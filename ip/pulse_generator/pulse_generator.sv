==> flow/design.v <==
module pulse_generator (
    input  logic        clk,
    input  logic        reset_n,
    input  logic        start_in,
    input  logic [31:0] delay_cycles,
    input  logic [31:0] pulse_width_cycles,
    input  logic [15:0] repetition,
    output logic        start_ack,
    output logic        pulse_out,
    output logic        pulse_led,
    output logic        delay_led
);
  typedef enum logic [1:0] {
    IDLE  = 2'b00,
    DELAY = 2'b01,
    PULSE = 2'b10
  } state_t;
  state_t state;
  logic [31:0] counter;
  logic [15:0] repetition_counter;
  logic is_last_repetition;
  logic pulse_done;
  logic internal_start;
  assign is_last_repetition = (repetition_counter == 1) ? 1'b1 : 1'b0;
  always_ff @(posedge clk or negedge reset_n) begin
    if (!reset_n) begin
      state <= IDLE;
      counter <= 32'd0;
      repetition_counter <= 16'd0;
      start_ack <= 1'b0;
    end else if (start_in) begin
      if (start_in) begin
        if (delay_cycles > 0) begin
          repetition_counter <= repetition;
          counter <= delay_cycles;
          state <= DELAY;
        end else begin
          if (pulse_width_cycles > 0) begin
            repetition_counter <= repetition;
            counter <= pulse_width_cycles;
            state <= PULSE;
          end else begin
            state <= IDLE;   
          end
        end
        start_ack <= 1'b1;   
      end else begin
        start_ack <= 1'b0;   
      end
    end else begin
      case (state)
        IDLE: state <= IDLE;   
        DELAY: begin
          start_ack <= 1'b0;   
          if (counter == 32'd1) begin
            if (pulse_width_cycles > 0) begin
              counter <= pulse_width_cycles;
              state   <= PULSE;
            end else begin
              state <= IDLE;   
            end
          end else begin
            counter <= counter - 32'd1;
          end
        end
        PULSE: begin
          start_ack <= 1'b0;   
          if (counter == 32'd1) begin
            if (is_last_repetition) begin
              state <= IDLE;
              repetition_counter <= 16'd0;
            end else begin
              if (delay_cycles > 0) begin
                counter <= delay_cycles;
                state   <= DELAY;
              end else begin
                counter <= pulse_width_cycles;
                state   <= PULSE;
              end
              if (repetition_counter > 0) repetition_counter <= repetition_counter - 1;
            end
          end else begin
            counter <= counter - 32'd1;
          end
        end
      endcase
    end
  end
  assign pulse_led = (state == PULSE);
  assign delay_led = (state == DELAY);
  assign pulse_out = (state == PULSE);
endmodule
module pulse_generator_pio (
    input  logic        clk,
    input  logic        reset_n,
    input  logic        start_pio,
    input  logic [31:0] delay_cycles,
    input  logic [31:0] pulse_width_cycles,
    input  logic [15:0] repetition,
    output logic        pulse_out,
    output logic        pulse_led,
    output logic        delay_led
);
  logic req_ff, start_edge;
  always_ff @(posedge clk or negedge reset_n) begin
    if (!reset_n) begin
      req_ff <= 0;
    end else begin
      req_ff <= start_pio;   
    end
  end
  assign start_edge = start_pio & ~req_ff;   
  pulse_generator u_pulse_generator (
      .clk(clk),
      .reset_n(reset_n),
      .start_in(start_edge),
      .delay_cycles(delay_cycles),
      .pulse_width_cycles(pulse_width_cycles),
      .repetition(repetition),
      .start_ack(start_ack),
      .pulse_out(pulse_out),
      .pulse_led(pulse_led),
      .delay_led(delay_led)
  );
endmodule
Step by step through the tools: pulse_generator_pio
Tool output for the design above, in the order of the flow. Line numbers count from 1 in the design file above. Library cell names are shortened. Not given: --

Design top: pulse_generator_pio. Clock input: clk. Cell library: sky130hd. Library corner: tt_025C_1v80.

Word level
Counts by Yosys on the flattened word-level netlist (proc, flatten, opt, wreduce; memories kept). Register bits leave out memories and registers merged into their read ports (data or address). Print and check cells are left out. Cells with the same type and inputs are merged into one.

Latch bits: 0. The entry for clocked read ports x word width reads 0. The entry for memories reads 0. For memory bits (writable) the number is 0. Under memory bits (read-only) stands 0. Bits in registers: 51.

For reductions and logical operators the number is 9. Under shifts and indexed selects stands 0. Divide/modulo/power cells: 0. Under add/subtract/negate cells stands 2. For muxes and demuxes the number is 24. The figure for bitwise gates (word level) is 2. The entry for multiply operators reads 0. The entry for $lt $le $gt $ge reads 3. For equal/unequal tests the number is 8.

Operators by type and width (count): 2-to-1 mux 32 bit (7); 2-to-1 mux 16 bit (7); > comparator 32 x 1 -> 1 bit (second input constant) (2); case mux 32 bit (select 2 bit) (1); subtractor 32 x 1 -> 32 bit (second input constant) (1); equality test 32 x 1 -> 1 bit (second input constant) (1); subtractor 16 x 1 -> 16 bit (second input constant) (1); > comparator 16 x 1 -> 1 bit (second input constant) (1); equality test 16 x 1 -> 1 bit (second input constant) (1); 2-to-1 mux 2 bit (7); inequality test 3 x 2 -> 1 bit (second input constant) (2); nonzero test 3 bit (2); case mux 2 bit (select 3 bit) (1); nonzero test 2 bit (2); inequality test 4 bit (second input constant) (1); AND reduction 4 bit (1); nonzero test 4 bit (1); inequality test 3 x 1 -> 1 bit (second input constant) (1); AND reduction 3 bit (1); equality test 2 x 1 -> 1 bit (second input constant) (1); equality test 2 bit (second input constant) (1); logical NOT 2 bit (1); AND reduction 2 bit (1); bitwise AND 1 bit (1); inverter 1 bit (1); 2-to-1 mux 1 bit (1).

Longest topological paths
Yosys ltp: most cells in a row. Word level: on the elaborated netlist, between registers, memories and ports. Mapped: between sequential cells and ports; inverters and the memories' decode and read muxes count.

Depth after elaboration: 6. Under ABC_AREA stands 0. Under depth in mapped cells stands 9.

After synthesis
Source: synth_stat.txt of the flow (Yosys; design flattened, memories mapped). It holds for the ABC_AREA given above (unset counts as 0); a run with the other value may have another netlist. Totals and module areas in this step are rounded.

The entry for mapped flip-flops reads 51. Under cell area after synthesis stands 4770 µm². The entry for sequential area reads 1280 µm². The figure for buffers is 54. Standard cells after synthesis: 632.

Cell types: dfrtp_1 (count 51, area in all 1.28E+03 µm²); a31oi_1 (count 44, area in all 275.264 µm²); a21oi_1 (count 53, area in all 265.254 µm²); nor2_1 (count 69, area in all 258.998 µm²); o21ai_1 (count 37, area in all 185.178 µm²); nor4_1 (count 28, area in all 175.168 µm²); o21ai_0 (count 34, area in all 170.163 µm²); a311oi_1 (count 18, area in all 157.651 µm²); nand2_1 (count 39, area in all 146.39 µm²); a211o_1 (count 14, area in all 122.618 µm²); clkbuf_1 (count 32, area in all 120.115 µm²); nor3_1 (count 22, area in all 110.106 µm²); o211ai_1 (count 11, area in all 82.579 µm²); nor4_2 (count 6, area in all 75.072 µm²); o31ai_1 (count 10, area in all 75.072 µm²); nand3_1 (count 14, area in all 70.067 µm²); ha_1 (count 5, area in all 62.56 µm²); nand4_1 (count 9, area in all 56.304 µm²).

Other cell types: 48; their cells: 136. The figures by module come from a second, unflattened synthesis with its own total; it is not the netlist above.

The entry for cells (unflattened synthesis) reads 664. The figure for area total of the unflattened synthesis is 4990 µm².

Each row is one instance without its submodules.

By module: pulse_generator (sequential area 1280 µm², cells 662, times used 1, area 4950 µm²); pulse_generator_pio (sequential area 25.0 µm², cells 2, times used 1, area 38.8 µm²).

Path before layout
Path of least setup slack by OpenSTA after synthesis, without wires, with an ideal clock, recovery checks aside; 20% of the period is set as input and as output delay. Where synthesis merged equal registers, the netlist keeps one of their names.

Kind: register to register. From: register u_pulse_generator.counter[12]. To: register u_pulse_generator.counter[23]. Under setup time stands 124 ps. The figure for slack is 349 ps. The entry for period reads 2500 ps. Under required time stands 2376 ps. Arrival time: 2027 ps. The entry for path buffers reads 2. The entry for driving pins on the path reads 8. Under delay of the path stands 2151 ps. For synthesis period reached the number is 2151 ps.

"delay of the path" = arrival - input delay + setup time. "driving pins on the path": output pins that drive a net of the path, with the launching flip-flop's if there is one; two outputs of one cell count as two. "synthesis period reached" is the clock period less the worst setup slack; recovery checks do not enter. This is arithmetic on one report: input and output delays are still those of the set period (20% each). Between the ends stands the longest chain of elaborated cells between them, by number of cells; it is not shown to be the way that was timed. Of several equally long chains one is given. Each line given opens the expression or statement behind the cell; cells for indexed reads and writes are added by Yosys, which also makes memories of some case tables. At most two assigning lines are given for a register; there are more.

Path through: dfrtp_1 -> nor4_4 -> nand3_4 -> buf_6 -> o31ai_4 -> buf_6 -> o22ai_1 -> a211o_1. The entry for cells in the longest elaborated chain reads 4. For elaborated cells on any way between the ends the number is 8. Classes of those cells: add/sub: 1; eq/ne: 2; mux: 4; reduce/logical: 1.

Ends and longest elaborated chain, post-synthesis: from (decl) (line 19) `logic [31:0] counter;`; from (assign) (line 35) `counter <= delay_cycles;`; from (assign) (line 40) `counter <= pulse_width_cycles;`; subtractor 32 x 1 -> 32 bit (line 83) `counter <= counter - 32'd1;`; 2-to-1 mux 32 bit (line 68) `if (counter == 32'd1) begin`; case mux 32 bit (select 2 bit) (line 51) `case (state)`; 2-to-1 mux 32 bit (line 31) `end else if (start_in) begin`; to (assign) (line 35); to (assign) (line 40); to (decl) (line 19).

Worst path after layout
Path of least setup slack in the final report of entry A (OpenROAD, finished layout, wires in). Where an end is a register, its clock arrival counts in the times. The path's times are printed in steps of 10 ps; the period is the one set.

Kind: input to register. From: input delay_cycles[27]. To: register u_pulse_generator.counter[17]. The entry for path buffers reads 3. Under setup time stands 60 ps. The entry for driving pins on the path reads 9. The figure for slack is 260 ps. Under required time stands 4160 ps. The entry for period reads 3900 ps. Arrival time: 3900 ps.

Between the ends stands the longest chain of elaborated cells between them, by number of cells; it is not shown to be the way that was timed. Of several equally long chains one is given. At most two assigning lines are given for a register; there are more.

Path through: clkdlybuf4s50_1 -> nor4_1 -> and4_1 -> buf_2 -> buf_1 -> nand3_1 -> o21ai_0 -> a31oi_1 -> nand3_1. The entry for cells in the longest elaborated chain reads 6. For elaborated cells on any way between the ends the number is 7. Classes of those cells: compare: 1; mux: 6.

Ends and longest elaborated chain, post-layout: from (decl) (line 97) `input  logic [31:0] delay_cycles,`; > comparator 32 x 1 -> 1 bit (line 73) `if (delay_cycles > 0) begin`; 2-to-1 mux 32 bit (line 73); 2-to-1 mux 32 bit (line 69) `if (is_last_repetition) begin`; 2-to-1 mux 32 bit (line 68) `if (counter == 32'd1) begin`; case mux 32 bit (select 2 bit) (line 51) `case (state)`; 2-to-1 mux 32 bit (line 31) `end else if (start_in) begin`; to (assign) (line 35) `counter <= delay_cycles;`; to (assign) (line 40) `counter <= pulse_width_cycles;`; to (decl) (line 19) `logic [31:0] counter;`.

Measured results for pulse_generator_pio: 2 stored runs of the Yosys and OpenROAD flow on sky130hd. The settings differ; the order carries no meaning. The constraints put input and output delay at 20% of the set period each and load the outputs with 0.01 pF. "clock period achieved" means the clock period less the worst setup slack. The figure is calculated, with input and output delays left at 20% of the set period. By "worst path time" is meant the share of the clock period that the worst setup path is allowed (20% is reserved at inputs, 20% at outputs), minus its slack. Clock arrival times at its registers enter into it. "power consumption" is the tool's figure for a default switching activity; nothing was simulated. "worst path time" is known to 10 ps. The measured numbers are rounded.

Files of entry A:
==> flow/run.sh <==
#!/bin/bash
# the make line also repeats the synthesis and layout settings of config.mk as NAME=value (left out here)
make -C /OpenROAD-flow-scripts/flow DESIGN_CONFIG=/design/flow/config.mk WORK_HOME=/design/flow/orfs CLKGATE_MAP_FILE= finish
==> flow/config.mk <==
export PLATFORM = sky130hd
export DESIGN_NAME = pulse_generator_pio
export DESIGN_NICKNAME = pulse_generator_pio
export VERILOG_FILES = /design/flow/design.v
export SDC_FILE = /design/flow/constraint.sdc
export NUM_CORES = 4
export LEC_CHECK = 0
export CAP_MARGIN = 20
export CORE_MARGIN = 2
export CORE_UTILIZATION = 57
export GPL_TIMING_DRIVEN = 0
export PLACE_DENSITY_LB_ADDON = 0.29
export SETUP_SLACK_MARGIN = -0.14
export SLEW_MARGIN = 20
==> flow/constraint.sdc <==
create_clock -name core_clock -period 3.9 [get_ports {clk}]
set_input_delay 0.7800 -clock core_clock [delete_from_list [all_inputs] [get_ports {clk}]]
set_output_delay 0.7800 -clock core_clock [all_outputs]
set_load 0.01 [all_outputs]

Results of entry A. The clock period achieved stands at 3644 ps. For the worst slack on setup checks the run shows 256 ps. The power consumption reads 2020 uW. The netlist area reported by Yosys is 4770 µm². The worst path time comes to 2860 ps. Critical path type: input to register. The area of the standard cells in the finished layout comes to 5860 µm². The utilization after routing reads 71.6%. The die footprint comes to 9120 µm². The post-route setup TNS stands at 0 ps.

Files of entry B:
==> flow/run.sh <==
#!/bin/bash
# the make line also repeats the synthesis and layout settings of config.mk as NAME=value (left out here)
make -C /OpenROAD-flow-scripts/flow DESIGN_CONFIG=/design/flow/config.mk WORK_HOME=/design/flow/orfs CLKGATE_MAP_FILE= finish
==> flow/config.mk <==
export PLATFORM = sky130hd
export DESIGN_NAME = pulse_generator_pio
export DESIGN_NICKNAME = pulse_generator_pio
export VERILOG_FILES = /design/flow/design.v
export SDC_FILE = /design/flow/constraint.sdc
export NUM_CORES = 4
export LEC_CHECK = 0
export CAP_MARGIN = 20
export CELL_PAD_IN_SITES_DETAIL_PLACEMENT = 0
export CELL_PAD_IN_SITES_GLOBAL_PLACEMENT = 1
export CORE_MARGIN = 2
export CORE_UTILIZATION = 53
export HOLD_SLACK_MARGIN = 0.14
export SETUP_SLACK_MARGIN = 0.23
export SLEW_MARGIN = 10
export TNS_END_PERCENT = 85
==> flow/constraint.sdc <==
create_clock -name core_clock -period 3.1 [get_ports {clk}]
set_input_delay 0.6200 -clock core_clock [delete_from_list [all_inputs] [get_ports {clk}]]
set_output_delay 0.6200 -clock core_clock [all_outputs]
set_load 0.01 [all_outputs]

Results of entry B. The clock period achieved stands at 2824 ps. For the worst slack on setup checks the run shows 276 ps. The power consumption reads 2540 uW. The netlist area reported by Yosys is 4770 µm². The worst path time comes to 2200 ps. Critical path type: input to register. The area of the standard cells in the finished layout comes to 5970 µm². The utilization after routing reads 68.5%. The die footprint comes to 9770 µm². The post-route setup TNS stands at 0 ps.
